==> flow/design.v <==
`timescale 1ns / 1ps
module Instruction_fetch(
    input clk,
    input reset,
    input [31:0] branch_target,
    input branch_taken,
    output [31:0] instruction,
    output [31:0] pc_plus_4
);
reg [31:0] PC;
wire [31:0] next_pc;
reg [31:0] inst_mem [0:64];
assign next_pc = branch_taken ? branch_target : (PC + 4);
assign pc_plus_4 = PC + 4;
always @(posedge clk or posedge reset) begin
    if (reset) begin
        PC <= 32'h0000_0000;
    end else begin
        PC <= next_pc;
    end
end
assign instruction = inst_mem[PC[15:2]];  
endmodule
# [From RTL to reports: Instruction_fetch]
# The steps from the RTL of Instruction_fetch to its reports follow in flow order.
# Line numbers count from 1 in the design file above.
# Operators carry their Yosys type and port widths (W data, S select, Z words).
# Library cell names are shortened.
# The mark - stands for no value.
[design] design="Instruction_fetch" clock="clk" lib="sky130hd" pvt_corner="tt_025C_1v80"

# [Word-level counts]
# Yosys after proc, flatten, opt, wreduce and memory -nomap, before mapping. Enables and synchronous resets that opt folds into registers are not counted as muxes. Memory bits, and registers merged into a memory's read port (data or address), are not among the register bits. Print and check cells are not counted. Equal cells are merged and count once.
[word_totals] output_inout_bits=64 input_bits=35 elab_cells=3 regBits=32
[op_classes] n_mux=1 addsub=1
[ops] op="$add A32 B3 Y32 const B" n=1
[ops] op="$mux W32" n=1

# [Depth]
# Depth = most cells in a row (Yosys ltp): at word level without a register or memory, in the mapped netlist without a sequential cell, where the memories' decode and read muxes count.
[depth] ltp_word=2 ABC_AREA=0 mapped_depth=5

# [Synthesis result]
# Source: synth_stat.txt of the flow (Yosys; design flattened, memories mapped). It holds for the ABC_AREA given above (unset counts as 0); a run with the other value may have another netlist.
[by_type] cell="dfrtp_1" n=32 type_area_um2=800.768
[by_type] cell="buf_4" n=34 type_area_um2=255.245
[by_type] cell="mux2_2" n=17 type_area_um2=191.434
[by_type] cell="xnor2_1" n=11 type_area_um2=96.342
[by_type] cell="nand2_1" n=24 type_area_um2=90.086
[by_type] cell="a31oi_1" n=10 type_area_um2=62.56
[by_type] cell="nand4_1" n=10 type_area_um2=62.56
[by_type] cell="xor2_1" n=7 type_area_um2=61.309
[by_type] cell="nor2_1" n=16 type_area_um2=60.058
[by_type] cell="nand3_1" n=10 type_area_um2=50.048
[by_type] cell="nor4_1" n=8 type_area_um2=50.048
[by_type] cell="or4_1" n=6 type_area_um2=45.043
[by_type] cell="a221o_1" n=4 type_area_um2=40.038
[by_type] cell="o31ai_1" n=5 type_area_um2=37.536
[by_type] cell="and4_1" n=3 type_area_um2=26.275
[by_type] cell="clkbuf_1" n=7 type_area_um2=26.275
[by_type] cell="and3_1" n=4 type_area_um2=25.024
[by_type] cell="nor2b_1" n=4 type_area_um2=25.024
# Not listed: further types 15, cells in them 26.
[synth_totals] yosys_area_um2=2168.3 buf_cells=43 ffs=32 cells=238

# [Timing after synthesis]
# Path of least setup slack by OpenSTA after synthesis, without wires, with an ideal clock, recovery checks aside; 20% of the period is set as input and as output delay. Where synthesis merged equal registers, the netlist keeps one of their names.
[synth_timing] path_kind="reg2out" startpoint="register PC[2]" endpoint="output pc_plus_4[20]" path_delay_ps=1788 stages=6 output_delay_ps=604 t_first_pin_ps=0 period_ps=3020 setup_slack_ps=628 arrival_time_ps=1788 period_less_setup_slack_ps=2392
# "path_delay_ps" = arrival - input delay + setup time.
# A path that ends at an output port has no setup time.
# "stages" counts driving pins, that of a launching flip-flop among them; a cell with two outputs on the path counts twice.
# "period_less_setup_slack_ps" = period - worst setup slack (recovery checks aside). The figure is calculated, with input and output delays left at 20% of the set period.
# The rows between start and end are the longest chain of elaborated cells between them; the timing report does not say that the signal goes this way. Where chains are equally long, one stands for them.
# Each line given opens the expression or statement behind the cell; cells for indexed reads and writes are added by Yosys, which also makes memories of some case tables.
[synth_via] cell_sequence="dfrtp_1 ha_1 nand3_1 or4_1 or3_1 nand2_1" elab_chain_len=1 cells_between=1 classes_between="1 x add/sub"
[synth_rtl] item="start: declaration" line_no=10 text="reg [31:0] PC;"
[synth_rtl] item="start: assignment" line_no=17 text="PC <= 32'h0000_0000;"
[synth_rtl] item="start: assignment" line_no=19 text="PC <= next_pc;"
[synth_rtl] item="$add A32 B3 Y32" line_no=14 text="assign pc_plus_4 = PC + 4;"
[synth_rtl] item="end: declaration" line_no=8 text="output [31:0] pc_plus_4"

# [Worst path after layout]
# Path of least setup slack in the final report of entry B (OpenROAD, finished layout, wires in). Where an end is a register, its clock arrival counts in the times.
# The path's times are printed in steps of 10 ps; the period is the one set.
[layout_timing] path_kind="reg2out" startpoint="register PC[14]" endpoint="output pc_plus_4[24]" period_ps=3080 stages=7 arrival_time_ps=2140 setup_slack_ps=320 output_delay_ps=620 t_first_pin_ps=270
# The rows between start and end are the longest chain of elaborated cells between them; the timing report does not say that the signal goes this way. Where chains are equally long, one stands for them.
[layout_via] cell_sequence="dfrtp_1 nand2_2 or4_4 buf_6 or4b_4 nand2_4 buf_6" elab_chain_len=1 cells_between=1 classes_between="1 x add/sub"
[layout_rtl] item="start: declaration" line_no=10 text="reg [31:0] PC;"
[layout_rtl] item="start: assignment" line_no=17 text="PC <= 32'h0000_0000;"
[layout_rtl] item="start: assignment" line_no=19 text="PC <= next_pc;"
[layout_rtl] item="$add A32 B3 Y32" line_no=14 text="assign pc_plus_4 = PC + 4;"
[layout_rtl] item="end: declaration" line_no=8 text="output [31:0] pc_plus_4"

# Measured results for Instruction_fetch: 2 stored runs of the Yosys and OpenROAD flow on sky130hd. The settings differ; the order carries no meaning. The constraints put input and output delay at 20% of the set period each and load the outputs with 0.01 pF.
# "period_less_ws_ps" is the run's clock period less its worst setup slack. It is reckoned from that one timing run; input and output delays stay at 20% of the period that was set.
# "worst_path_allowed_less_slack_ps" = time allowed to the worst setup path (clock period - input delay - output delay, where it has them) - its slack; a late launch clock adds to it, a late capture clock takes from it.
# "power_total_w": no workload was simulated; the value follows from the tool's default switching activity.
# "worst_path_allowed_less_slack_ps" is known to 10 ps.
run="entry A" settings period_ns=2.06 CORE_UTILIZATION=53 PLACE_DENSITY_LB_ADDON=0.27 CORE_MARGIN=6 CELL_PAD_IN_SITES_GLOBAL_PLACEMENT=3 CELL_PAD_IN_SITES_DETAIL_PLACEMENT=1 CAP_MARGIN=30 SLEW_MARGIN=35
run="entry A" outcome="did not finish, placement stopped with FLW-0024"
run="entry B" settings period_ns=3.08 CORE_UTILIZATION=23 SETUP_SLACK_MARGIN=0.41 PLACE_DENSITY_LB_ADDON=0.16 CORE_ASPECT_RATIO=1.35 CELL_PAD_IN_SITES_GLOBAL_PLACEMENT=0 GPL_ROUTABILITY_DRIVEN=0 CTS_CLUSTER_DIAMETER=361 CAP_MARGIN=15 CORE_MARGIN=2 SLEW_MARGIN=20
run="entry B" results power_total_w=0.001444 period_less_ws_ps=2759 worst_path_allowed_less_slack_ps=2140 critical_path_type="reg2out" ws_setup_ps=321 post_route_util_pct=37.9 ws_hold_ps=504 final_cell_area_um2=3514.6 design_die_area_um2=10228.9 synthesis_area_um2=2168.3 setup_tns_ps=0
